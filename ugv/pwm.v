==> flow/design.v <==
module ugv_pwm_ctrl (
    input wire clk,
    input wire rst,
    input wire sel0, sel1,          
    input wire dir0, dir1,          
    output wire pwm_out_left,
    output wire pwm_out_right,
    output reg in1, in2, in3, in4   
);
    reg [7:0] duty_cycle;
    always @(*) begin
        case ({sel1, sel0})
            2'b00: duty_cycle = 8'd0;     
            2'b01: duty_cycle = 8'd128;   
            2'b10: duty_cycle = 8'd204;   
            2'b11: duty_cycle = 8'd255;   
            default: duty_cycle = 8'd0;
        endcase
    end
    always @(*) begin
        case ({dir1, dir0})
            2'b00: begin  
                in1 = 0; in2 = 0;
                in3 = 0; in4 = 0;
            end
            2'b01: begin  
                in1 = 1; in2 = 0;
                in3 = 1; in4 = 0;
            end
            2'b10: begin  
                in1 = 0; in2 = 1;
                in3 = 1; in4 = 0;
            end
            2'b11: begin  
                in1 = 1; in2 = 0;
                in3 = 0; in4 = 1;
            end
        endcase
    end
    reg [7:0] pwm_counter;
    always @(posedge clk or posedge rst) begin
        if (rst)
            pwm_counter <= 0;
        else
            pwm_counter <= pwm_counter + 1;
    end
    assign pwm_out_left = (pwm_counter < duty_cycle) ? 1'b1 : 1'b0;
    assign pwm_out_right = (pwm_counter < duty_cycle) ? 1'b1 : 1'b0;
endmodule
* Reports on ugv_pwm_ctrl
Tool output for the design above, in the order of the flow.
Line numbers count from 1 in the design file above.
Library cell names are shortened.
A cell with - has no value.
- Design top :: ugv_pwm_ctrl
- Clock port :: clk
- Cell library :: sky130hd
- Library corner :: tt_025C_1v80

* Elaborated design
Yosys after proc, flatten, opt, wreduce and memory -nomap, before mapping. Enables and synchronous resets that opt folds into registers are not counted as muxes. Memory bits, and registers merged into a memory's read port (data or address), are not among the register bits. Print and check cells are not counted. Equal cells are merged and count once.
- Bits of input ports :: 6
- Output and inout bits :: 6
- Word-level cells :: 23
- Register bits after elaboration :: 8
- Add/subtract/negate cells :: 1
- Equal/unequal tests :: 6
- Reductions and logical operators :: 8
- Magnitude comparators :: 1
- Mux-type cells :: 6
** Operator list (number)
- parallel mux 8 bit (select 4 bit) :: 1
- equality test 2 bit (second input constant) :: 4
- OR reduction 2 bit :: 4
- adder 8 x 1 -> 8 bit (second input constant) :: 1
- less-than comparator 8 bit :: 1
- parallel mux 1 bit (select 2 bit) :: 4
- OR reduction 3 bit :: 2
- equality test 2 x 1 -> 1 bit (second input constant) :: 2
- zero test 2 bit :: 2
- 2-to-1 mux 1 bit :: 1

* Logic depth
Longest topological path by Yosys (ltp), each cell counted once; first at word level (registers and memories cut), then after technology mapping (sequential cells cut; the memories' decode and read muxes count).
- Word-level depth :: 4
- ABC_AREA :: 0
- Depth in mapped cells :: 7
- Depth with buffers taken out :: 6

* Netlist
Yosys stat after the flow's synthesis: flattened, memories mapped to cells. It holds for the ABC_AREA given above (unset counts as 0); a run with the other value may have another netlist.
** Cell types
- dfrtp_1 :: number 8, area in all 200.192 um^2
- ha_1 :: number 10, area in all 125.12 um^2
- xnor2_1 :: number 4, area in all 35.034 um^2
- inv_1 :: number 6, area in all 22.522 um^2
- and4_1 :: number 2, area in all 17.517 um^2
- xor2_1 :: number 2, area in all 17.517 um^2
- nand3_1 :: number 3, area in all 15.014 um^2
- a211oi_2 :: number 1, area in all 12.512 um^2
- and3_1 :: number 2, area in all 12.512 um^2
- o2111ai_1 :: number 1, area in all 8.758 um^2
- a21o_1 :: number 1, area in all 7.507 um^2
- buf_4 :: number 1, area in all 7.507 um^2
- nand2_1 :: number 2, area in all 7.507 um^2
- a31oi_1 :: number 1, area in all 6.256 um^2
- nand4_1 :: number 1, area in all 6.256 um^2
- o22ai_1 :: number 1, area in all 6.256 um^2
- or2_2 :: number 1, area in all 6.256 um^2
- a21oi_1 :: number 1, area in all 5.005 um^2
- nor2_1 :: number 1, area in all 3.754 um^2
- Cell count :: 49
- Area of sequential cells :: 200.2 um^2
- Flip-flops :: 8
- Buffer cells :: 1
- Mapped area :: 523.0 um^2

* Timing after synthesis
Path of least setup slack by OpenSTA after synthesis, without wires, with an ideal clock, recovery checks aside; 20% of the period is set as input and as output delay. Where synthesis merged equal registers, the netlist keeps one of their names.
- Kind :: input to output
- Start point :: input sel0
- End point :: output pwm_out_right
- Driving pins on the path :: 7
- Setup slack :: 0.226 ns
- Path delay :: 1.238 ns
- Path buffers :: 1
- External output delay :: 0.488 ns
- Arrival time :: 1.726 ns
- Period :: 2.44 ns
- Synthesis period reached :: 2.214 ns
"path delay" is the arrival time less input delay plus setup time.
A path that ends at an output port has no setup time.
"driving pins on the path": output pins that drive a net of the path, with the launching flip-flop's if there is one; two outputs of one cell count as two.
"synthesis period reached" = period - worst setup slack (recovery checks aside). The figure is calculated, with input and output delays left at 20% of the set period.
Between the ends stands the longest chain of elaborated cells between them, by number of cells; it is not shown to be the way that was timed. Of several equally long chains one is given.
Each line given opens the expression or statement behind the cell; cells for indexed reads and writes are added by Yosys, which also makes memories of some case tables.
- Cell sequence :: nand2_1 ha_1 and3_1 o22ai_1 a31oi_1 a211oi_2 buf_4
- Length of the longest elaborated chain :: 4
- Elaborated cells between the ends (all ways) :: 7
- Those cells by class :: 1 x compare; 3 x eq/ne; 2 x mux; 1 x reduce/logical
** RTL lines, path post-synthesis
- start, declared :: RTL line 4 : input wire sel0, sel1,
- equality test 2 bit :: RTL line 12 : case ({sel1, sel0})
- parallel mux 8 bit (select 4 bit) :: RTL line 12
- less-than comparator 8 bit :: RTL line 48 : assign pwm_out_right = (pwm_counter < duty_cycle) ? 1'b1 : 1'b0;
- 2-to-1 mux 1 bit :: RTL line 48
- end, declared :: RTL line 7 : output wire pwm_out_right,

* Timing after layout
Path of least setup slack in the final report of entry A (OpenROAD, finished layout, wires in). Where an end is a register, its clock arrival counts in the times.
- Kind :: register to output
- Start point :: register pwm_counter[1]
- End point :: output pwm_out_right
- Arrival time :: 1.77 ns
- Path buffers :: 1
- Setup slack :: 0.11 ns
- External output delay :: 0.47 ns
- Driving pins on the path :: 7
- Period :: 2.35 ns
Between the ends stands the longest chain of elaborated cells between them, by number of cells; it is not shown to be the way that was timed. Of several equally long chains one is given.
- Cell sequence :: dfrtp_1 ha_4 and3_1 o22ai_1 a31oi_1 a211oi_2 buf_2
- Length of the longest elaborated chain :: 2
- Elaborated cells between the ends (all ways) :: 2
- Those cells by class :: 1 x compare; 1 x mux
** RTL lines, path post-layout
- start, declared :: RTL line 40 : reg [7:0] pwm_counter;
- start, assigned :: RTL line 43 : pwm_counter <= 0;
- start, assigned :: RTL line 45 : pwm_counter <= pwm_counter + 1;
- less-than comparator 8 bit :: RTL line 48 : assign pwm_out_right = (pwm_counter < duty_cycle) ? 1'b1 : 1'b0;
- 2-to-1 mux 1 bit :: RTL line 48
- end, declared :: RTL line 7 : output wire pwm_out_right,

Data sheet: physical implementation of ugv_pwm_ctrl

Flow measurements of ugv_pwm_ctrl on sky130hd: 2 stored runs with different settings, listed in no order. Input and output delays are each 20% of the period that was set; the output load is 0.01 pF.
By "time of the worst setup path" is meant the share of the clock period that the worst setup path is allowed (20% is reserved at inputs, 20% at outputs), minus its slack. Clock arrival times at its registers enter into it.
By "total power of the final layout" is meant OpenSTA's value without simulated activity: inputs other than the clock are taken to toggle once in ten clock periods, and the tool carries that through the logic.

** Entry A
- Settings :: period_ns=2.35; CORE_UTILIZATION=39; CAP_MARGIN=20; CORE_MARGIN=2; SLEW_MARGIN=20
- Netlist area reported by Yosys :: 523.0 um^2
- Die size :: 1650.0 um^2
- Standard-cell area after routing :: 747.0 um^2
- Final utilization :: 58.9%
- Lowest setup slack :: 0.113 ns
- Final setup TNS :: 0.000 ns
- Total power of the final layout :: 294.7 uW
- Time of the worst setup path :: 1.77 ns
- Critical path type :: register to output

** Entry B
- Settings :: period_ns=1.57; CORE_UTILIZATION=46; PLACE_DENSITY_LB_ADDON=0.25; CORE_ASPECT_RATIO=0.74; CELL_PAD_IN_SITES_DETAIL_PLACEMENT=1; TNS_END_PERCENT=70; GPL_ROUTABILITY_DRIVEN=1; MAX_ROUTING_LAYER=met5; CAP_MARGIN=20; CORE_MARGIN=2; SLEW_MARGIN=20
- Outcome :: unfinished; error PDN-0185 in floorplanning
